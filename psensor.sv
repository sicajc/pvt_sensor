==> flow/design.v <==
`timescale 1ns/1ps
module psensor (
    input          clk,
    input          rstn,
    input          en,
    input   [ 3:0] sel,
    input   [ 9:0] count,
    output         o_valid,
    output  [15:0] o_data
);
        reg o_valid_w, o_valid_r;
        assign o_data = 16'hff;
        assign o_valid = o_valid_r;
        reg [ 9:0] cnt_w, cnt_r;
        reg    current_state, next_state;
        reg en_d0, en_d1;
        always @(*) begin
            cnt_w = cnt_r;
            case (current_state)
                0: cnt_w = 0;
                1: cnt_w = (cnt_r < count) ? cnt_r + 1 : 0;
            endcase
        end
        always @(posedge clk or negedge rstn) begin
            if (~rstn) begin
                cnt_r <= 0;
            end else begin
                cnt_r <= cnt_w;
            end
        end
        always @(posedge clk or negedge rstn) begin
            if (~rstn) begin
                current_state <= 0;
            end else begin
                current_state <= next_state;
            end
        end
        always @(posedge clk or negedge rstn) begin
            if(~rstn)begin
                o_valid_r <= 0;
            end else begin
                o_valid_r <= o_valid_w;
            end
        end
        always @(posedge clk or negedge rstn) begin
            if (~rstn) begin
                en_d0 <= 0;
                en_d1 <= 0;
            end else begin
                en_d0 <= en;
                en_d1 <= en_d0;
            end
        end
        always @(*) begin
            next_state = current_state;
            case (current_state)
                0: begin
                    if (en_d1) next_state = 1;
                    else next_state = current_state;
                end
                1: begin
                    if (cnt_r >= count) next_state = 0;
                    else next_state = current_state;
                end
            endcase
        end
        always @(*) begin
            o_valid_w = o_valid_r;
            case (current_state)
                0: begin
                    o_valid_w = (en_d1)? 0 : o_valid_r;
                end
                1: begin
                    o_valid_w = (cnt_r == count);
                end
            endcase
        end
endmodule
## From RTL to reports: psensor

What the tools print for psensor, step after step.
Lines are those of the file above, counted from 1.
Operators: Yosys type, input widths -> output width; for muxes data width and select width s.
Not given: n/a

- Top module: psensor
- Clock input: clk
- Cell library: sky130hd
- Library corner: tt_025C_1v80

## Elaborated design

Counts by Yosys on the flattened word-level netlist (proc, flatten, opt, wreduce; memories kept). Register bits leave out memories and registers merged into their read ports (data or address). Print and check cells are left out. Cells with the same type and inputs are merged into one.

- Bitwise operators: 1
- Equal/unequal tests: 2
- Multiplexer cells: 7
- Magnitude comparators: 2
- Add/sub/neg operators: 1

Operators with widths:

| kind | count |
|---|---|
| $pmux 10 s2 | 1 |
| $add 10x1->10 const B | 1 |
| $ge 10x10->1 | 1 |
| $lt 10x10->1 | 1 |
| $eq 10x10->1 | 1 |
| $mux 10 | 1 |
| $pmux 1 s2 | 2 |
| $mux 1 | 3 |
| $ne 2x2->1 const B | 1 |
| $not 1->1 | 1 |

- Elaborated cells: 18
- Output and inout bits: 17
- Input port bits: 17
- Register bits after elaboration: 14

## Logic depth

Yosys ltp: most cells in a row. Word level: on the elaborated netlist, between registers, memories and ports. Mapped: between sequential cells and ports; inverters and the memories' decode and read muxes count.

- Depth in word-level cells: 3
- ABC_AREA: 1
- Gate-level depth with buffers: 9
- Depth with buffers taken out: 9

## After synthesis

Source: synth_stat.txt of the flow (Yosys; design flattened, memories mapped). It holds for the ABC_AREA given above (unset counts as 0); a run with the other value may have another netlist.
The area totals of this step are shown rounded.

- Synthesis area: 0.00101 mm2
- Cells in the netlist: 123
- Flip-flops: 14
- Sequential area: 0.00035 mm2

Cells by type:

| cell | count |
|---|---|
| sky130_fd_sc_hd__dfrtp_1 | 14 |
| sky130_fd_sc_hd__ha_1 | 11 |
| sky130_fd_sc_hd__buf_4 | 16 |
| sky130_fd_sc_hd__nand2_1 | 22 |
| sky130_fd_sc_hd__inv_1 | 19 |
| sky130_fd_sc_hd__nor2_1 | 14 |
| sky130_fd_sc_hd__xor2_1 | 6 |
| sky130_fd_sc_hd__nand4_4 | 1 |
| sky130_fd_sc_hd__nand3_1 | 4 |
| sky130_fd_sc_hd__xnor2_1 | 2 |
| sky130_fd_sc_hd__nand3b_1 | 2 |
| sky130_fd_sc_hd__nand2_2 | 2 |
| sky130_fd_sc_hd__nor2_4 | 1 |
| sky130_fd_sc_hd__a21oi_1 | 2 |
| sky130_fd_sc_hd__a21oi_2 | 1 |
| sky130_fd_sc_hd__conb_1 | 2 |
| sky130_fd_sc_hd__inv_4 | 1 |
| sky130_fd_sc_hd__nand4_1 | 1 |

Other cell types: 2; their cells: 2.

## Worst setup path after synthesis

Source: OpenSTA report_checks on the synthesized netlist (no wires, ideal clock, input and output delay 20% of the period each), path of least setup slack; recovery checks are left aside. Register names are those of the netlist, which keeps one name where synthesis merged equal registers.

- Kind: input to register
- Start point: input port count[9]
- End point: register cnt_r[0]
- Period: 1.78 ns
- Slack: 0.446 ns
- Setup time: 0.122 ns
- Stages: 7
- Path delay: 0.978 ns
- Required time: 1.658 ns
- Arrival time: 1.212 ns
- Path buffers: 0
- Period reached after synthesis: 1.334 ns

"path delay" = arrival - input delay + setup time.
"stages" counts driving pins, that of a launching flip-flop among them; a cell with two outputs on the path counts twice.
"period reached after synthesis" is the clock period less the worst setup slack; recovery checks do not enter. This is arithmetic on one report: input and output delays are still those of the set period (20% each).
The rows between start and end are the longest chain of elaborated cells between them; the timing report does not say that the signal goes this way. Where chains are equally long, one stands for them.
Each line given opens the expression or statement behind the cell; cells for indexed reads and writes are added by Yosys, which also makes memories of some case tables.

- Path through: sky130_fd_sc_hd__inv_1 -> sky130_fd_sc_hd__ha_1 -> sky130_fd_sc_hd__nand2_1 -> sky130_fd_sc_hd__nor2_1 -> sky130_fd_sc_hd__nand3_1 -> sky130_fd_sc_hd__nand4_4 -> sky130_fd_sc_hd__nor2_1
- Cells in the longest elaborated chain: 3
- Elaborated cells between the ends (all ways): 3
- RTL lines with such cells: 2
- Classes of those cells: compare: 1; mux: 2

RTL lines, path after synthesis:

| element | RTL line | source |
|---|---|---|
| start: declaration | 7 | `input   [ 9:0] count,` |
| $lt 10x10->1 | 21 | `1: cnt_w = (cnt_r < count) ? cnt_r + 1 : 0;` |
| $mux 10 | 21 |  |
| $pmux 10 s2 | 19 | `case (current_state)` |
| end: assignment | 26 | `cnt_r <= 0;` |
| end: assignment | 28 | `cnt_r <= cnt_w;` |
| end: declaration | 14 | `reg [ 9:0] cnt_w, cnt_r;` |

## Worst path after layout

From the final timing report of flow run 1: the path of least setup slack in the routed layout; clock arrival at registers is part of the times.

- Kind: input to register
- Start point: input port count[9]
- End point: register cnt_r[7]
- Setup time: 0.11 ns
- Stages: 8
- Slack: 0.43 ns
- Arrival time: 1.92 ns
- Path buffers: 1
- Period: 2.17 ns
- Required time: 2.35 ns

The rows between start and end are the longest chain of elaborated cells between them; the timing report does not say that the signal goes this way. Where chains are equally long, one stands for them.

- Path through: sky130_fd_sc_hd__clkdlybuf4s50_1 -> sky130_fd_sc_hd__inv_1 -> sky130_fd_sc_hd__ha_1 -> sky130_fd_sc_hd__nand2_1 -> sky130_fd_sc_hd__nor2_1 -> sky130_fd_sc_hd__nand3_1 -> sky130_fd_sc_hd__nand4_4 -> sky130_fd_sc_hd__nor2_1
- Cells in the longest elaborated chain: 3
- Elaborated cells between the ends (all ways): 3
- RTL lines with such cells: 2
- Classes of those cells: compare: 1; mux: 2

RTL lines, path after layout:

| element | RTL line | source |
|---|---|---|
| start: declaration | 7 | `input   [ 9:0] count,` |
| $lt 10x10->1 | 21 | `1: cnt_w = (cnt_r < count) ? cnt_r + 1 : 0;` |
| $mux 10 | 21 |  |
| $pmux 10 s2 | 19 | `case (current_state)` |
| end: assignment | 26 | `cnt_r <= 0;` |
| end: assignment | 28 | `cnt_r <= cnt_w;` |
| end: declaration | 14 | `reg [ 9:0] cnt_w, cnt_r;` |

Hand-over note for psensor

Measured data: module psensor, platform sky130hd, 2 stored runs of the flow under differing settings, order arbitrary. Input and output delays are each 20% of the period that was set; the output load is 0.01 pF.
"clock period achieved" is the run's clock period less its worst setup slack. It is reckoned from that one timing run; input and output delays stay at 20% of the period that was set.
"allowed time less slack (worst setup path)" = time allowed to the worst setup path (clock period - input delay - output delay, where it has them) - its slack; a late launch clock adds to it, a late capture clock takes from it.
"total power of the final layout" is the tool's figure for a default switching activity; nothing was simulated.
The measured numbers are rounded.
A setting shown as -- is not set for that run.
Results: -- = not shown.

| item | flow run 1 | flow run 2 |
|---|---|---|
| period_ns | 2.17 | 2.76 |
| CORE_UTILIZATION | 36 | 70 |
| PLACE_DENSITY_LB_ADDON | 0.29 | 0.26 |
| CORE_MARGIN | 3 | 3 |
| CELL_PAD_IN_SITES_DETAIL_PLACEMENT | 0 | -- |
| ABC_AREA | 1 | -- |
| GPL_TIMING_DRIVEN | 1 | -- |
| GPL_ROUTABILITY_DRIVEN | 0 | 0 |
| CTS_CLUSTER_DIAMETER | 353 | 312 |
| MIN_ROUTING_LAYER | met1 | met2 |
| MAX_ROUTING_LAYER | met4 | met5 |
| CAP_MARGIN | 20 | 20 |
| SLEW_MARGIN | 20 | 10 |
| CORE_ASPECT_RATIO | -- | 1.7 |
| CTS_CLUSTER_SIZE | -- | 31 |
| area inside the die boundary (mm2) | 0.00349 | -- |
| clock period achieved (ns) | 1.744 | -- |
| allowed time less slack (worst setup path) (ns) | 1.31 | -- |
| kind of the worst setup path | input to register | -- |
| standard-cell area of the final layout (mm2) | 0.00115 | -- |
| post-synthesis cell area (mm2) | 0.00101 | -- |
| post-route utilization | 0.448 | -- |
| worst setup slack after layout (ns) | 0.426 | -- |
| final setup TNS (ns) | 0.000 | -- |
| total power of the final layout (mW) | 0.970 | -- |
| worst hold slack in the final report (ns) | 0.354 | -- |

Flow run 2: did not finish, floorplanning stopped with PDN-0185

End of note.
