==> flow/design.v <==
module  uart_tx
(
    input wire clk,
    input wire rst_n,
    input wire start,
    input [7:0] in_data,
    output reg tx,
    output reg busy
);
typedef enum logic[3:0] {IDLE,DATA,STOP} state_t;
state_t cur_st;
reg[7:0] shift_ff;
reg[7:0]  cnt;
wire send_done_f = cnt == 7 && cur_st == DATA;
always_ff @(posedge clk or negedge rst_n)
begin
    if(~rst_n)
    begin
        cur_st   <= IDLE;
        shift_ff <= 0;
        tx <= 1'b1;  
        busy <= 1'b0;
        cnt <= 0;
    end
    else
    begin
        case(cur_st)
        IDLE:
        begin
            cur_st <= start == 1'b1 ? DATA : IDLE;
            shift_ff <= start == 1'b1 ? in_data : 0;
            tx <= start == 1'b1 ? 1'b0 : 1'b1;  
            busy <= start == 1'b1 ? 1'b1 : 1'b0;
            cnt  <= 0;
        end
        DATA:
        begin
            cur_st         <= send_done_f ? STOP : DATA;
            shift_ff       <= shift_ff << 1;
            tx             <= shift_ff[7];
            cnt            <= send_done_f ? 0 : cnt + 1;
        end
        STOP:
        begin
            cur_st  <= IDLE;
            cnt     <= 0;
            shift_ff <= 0;
            tx      <= 1'b1;  
            busy    <= 1'b0;
        end
        endcase
    end
end
endmodule
From RTL to reports: uart_tx. The steps from the RTL of uart_tx to its reports follow in flow order. Line numbers count from 1 in the design file above. A cell with n/a has no value.

Top: uart_tx. Clock: clk. Standard-cell library: sky130hd. Timing corner: tt_025C_1v80.

After elaboration. Source: Yosys, flattened and elaborated, memories not mapped. Widths are those after wreduce. Registers that Yosys merges into a memory's read port (data or address) are not register bits. Print and check cells do not count.

The figure for $add $sub $neg is 1. Under equal/unequal tests stands 3. Mux-type cells: 11. The entry for reduce/logical cells reads 6.

Operator list (number): case mux 8 bit (select 3 bit) (1); case mux 8 bit (select 2 bit) (1); 2-to-1 mux 8 bit (2); case mux 4 bit (select 3 bit) (1); adder 8 x 1 -> 8 bit with constant B (1); equality test 8 x 3 -> 1 bit with constant B (1); nonzero test 2 bit (2); equality test 4 x 1 -> 1 bit with constant B (1); equality test 4 x 2 -> 1 bit with constant B (1); zero test 4 bit (1); nonzero test 3 bit (1); case mux 1 bit (select 3 bit) (1); 2-to-1 mux 1 bit (3); OR reduction 2 bit (1); case mux 1 bit (select 2 bit) (1); 2-to-1 mux 2 bit (1); logical AND 1 bit (1).

The figure for flip-flop bits (word level) is 22. The figure for output and inout port bits is 2.

Depth. Yosys ltp: most cells in a row. Word level: on the elaborated netlist, between registers, memories and ports. Mapped: between sequential cells and ports; inverters and the memories' decode and read muxes count.

Depth in word-level cells: 4. The figure for ABC_AREA is 0. For depth in mapped cells the number is 5. Gate-level depth less buffers: 5.

Mapped cells and area. Source: synth_stat.txt of the flow (Yosys; design flattened, memories mapped). It holds for the ABC_AREA given above (unset counts as 0); a run with the other value may have another netlist. The area totals of this step are shown rounded.

Cells in the netlist: 96. The figure for mapped area is 1010 µm². The entry for flip-flop cells reads 21. The entry for buffer cells reads 3.

Cells by type (number): sky130_fd_sc_hd__dfrtp_1 (19); sky130_fd_sc_hd__a22oi_1 (7); sky130_fd_sc_hd__dfstp_2 (2); sky130_fd_sc_hd__nand2_1 (12); sky130_fd_sc_hd__a22o_1 (3); sky130_fd_sc_hd__ha_1 (2); sky130_fd_sc_hd__o21ai_0 (5); sky130_fd_sc_hd__nor2_1 (6); sky130_fd_sc_hd__a31oi_4 (1); sky130_fd_sc_hd__nor3_1 (4); sky130_fd_sc_hd__a31oi_1 (3); sky130_fd_sc_hd__xnor2_1 (2); sky130_fd_sc_hd__a21oi_1 (3); sky130_fd_sc_hd__nand3_1 (3); sky130_fd_sc_hd__nor4b_2 (1); sky130_fd_sc_hd__and3_1 (2); sky130_fd_sc_hd__nand2b_1 (2); sky130_fd_sc_hd__nand4_1 (2).

Other cell types: 14; their cells: 17.

Path before layout. Path of least setup slack by OpenSTA after synthesis, without wires, with an ideal clock, recovery checks aside; 20% of the period is set as input and as output delay. Where synthesis merged equal registers, the netlist keeps one of their names.

Kind: register -> register. Start point: reg cnt[0]. End point: reg cnt[0]. The figure for clock period is 1.55 ns. Under arrival time stands 1.298 ns. Required time: 1.425 ns. For path slack the number is 0.128 ns. Delay of the path: 1.423 ns. The entry for stages reads 5. Under buffers on the path stands 0. The entry for synthesis period reached reads 1.422 ns.

"delay of the path" = arrival - input delay + setup time. "stages": output pins that drive a net of the path, with the launching flip-flop's if there is one; two outputs of one cell count as two. "synthesis period reached" is the clock period less the worst setup slack; recovery checks do not enter. This is arithmetic on one report: input and output delays are still those of the set period (20% each). Between the ends stands the longest chain of elaborated cells between them, by number of cells; it is not shown to be the way that was timed. Of several equally long chains one is given. Each line given opens the expression or statement behind the cell; cells for indexed reads and writes are added by Yosys, which also makes memories of some case tables. A register here has more assigning lines than the two given.

Cells stage by stage: sky130_fd_sc_hd__dfrtp_1 > sky130_fd_sc_hd__ha_1 > sky130_fd_sc_hd__nor4b_2 > sky130_fd_sc_hd__a31oi_4 > sky130_fd_sc_hd__mux2_2. The figure for cells in the longest elaborated chain is 4.

Ends and longest elaborated chain, after synthesis: start, declared (line 13) `reg[7:0]  cnt;`; start, assigned (line 23) `cnt <= 0;`; start, assigned (line 41) `cnt            <= send_done_f ? 0 : cnt + 1;`; equality test 8 x 3 -> 1 bit (line 14) `wire send_done_f = cnt == 7 && cur_st == DATA;`; logical AND 1 bit (line 14); 2-to-1 mux 8 bit (line 41); case mux 8 bit (select 2 bit) (line 27) `case(cur_st)`; end, assigned (line 23); end, assigned (line 41); end, declared (line 13).

Wiki page: uart_tx / flow data

uart_tx on sky130hd: 2 stored runs with different settings, listed in no order. Input and output delays are each 20% of the period that was set; the output load is 0.01 pF.

Files of record 1:
==> flow/run.sh <==
#!/bin/bash
# the make line also repeats the synthesis and layout settings of config.mk as NAME=value (left out here)
make -C /OpenROAD-flow-scripts/flow DESIGN_CONFIG=/design/flow/config.mk WORK_HOME=/design/flow/orfs CLKGATE_MAP_FILE= finish
==> flow/config.mk <==
export PLATFORM = sky130hd
export DESIGN_NAME = uart_tx
export DESIGN_NICKNAME = uart_tx
export VERILOG_FILES = /design/flow/design.v
export SDC_FILE = /design/flow/constraint.sdc
export NUM_CORES = 4
export LEC_CHECK = 0
export ABC_AREA = 0
export CAP_MARGIN = 25
export CELL_PAD_IN_SITES_GLOBAL_PLACEMENT = 2
export CORE_MARGIN = 2
export CORE_UTILIZATION = 69
export GPL_ROUTABILITY_DRIVEN = 1
export GPL_TIMING_DRIVEN = 0
export HOLD_SLACK_MARGIN = 0.23
export MIN_ROUTING_LAYER = met2
export PLACE_DENSITY_LB_ADDON = 0.05
export SLEW_MARGIN = 30
==> flow/constraint.sdc <==
create_clock -name core_clock -period 1.25 [get_ports {clk}]
set_input_delay 0.2500 -clock core_clock [delete_from_list [all_inputs] [get_ports {clk}]]
set_output_delay 0.2500 -clock core_clock [all_outputs]
set_load 0.01 [all_outputs]

Outcome of record 1: unfinished; error FLW-0024 in placement.

Files of record 2:
==> flow/run.sh <==
#!/bin/bash
# the make line also repeats the synthesis and layout settings of config.mk as NAME=value (left out here)
make -C /OpenROAD-flow-scripts/flow DESIGN_CONFIG=/design/flow/config.mk WORK_HOME=/design/flow/orfs CLKGATE_MAP_FILE= finish
==> flow/config.mk <==
export PLATFORM = sky130hd
export DESIGN_NAME = uart_tx
export DESIGN_NICKNAME = uart_tx
export VERILOG_FILES = /design/flow/design.v
export SDC_FILE = /design/flow/constraint.sdc
export NUM_CORES = 4
export LEC_CHECK = 0
export ABC_AREA = 1
export CAP_MARGIN = 20
export CELL_PAD_IN_SITES_GLOBAL_PLACEMENT = 2
export CORE_MARGIN = 2
export CORE_UTILIZATION = 64
export GPL_ROUTABILITY_DRIVEN = 1
export GPL_TIMING_DRIVEN = 0
export MAX_ROUTING_LAYER = met4
export MIN_ROUTING_LAYER = met2
export SETUP_SLACK_MARGIN = 0.34
export SLEW_MARGIN = 20
export TNS_END_PERCENT = 100
==> flow/constraint.sdc <==
create_clock -name core_clock -period 1.63 [get_ports {clk}]
set_input_delay 0.3260 -clock core_clock [delete_from_list [all_inputs] [get_ports {clk}]]
set_output_delay 0.3260 -clock core_clock [all_outputs]
set_load 0.01 [all_outputs]

Outcome of record 2: unfinished; error GPL-0301 in placement.
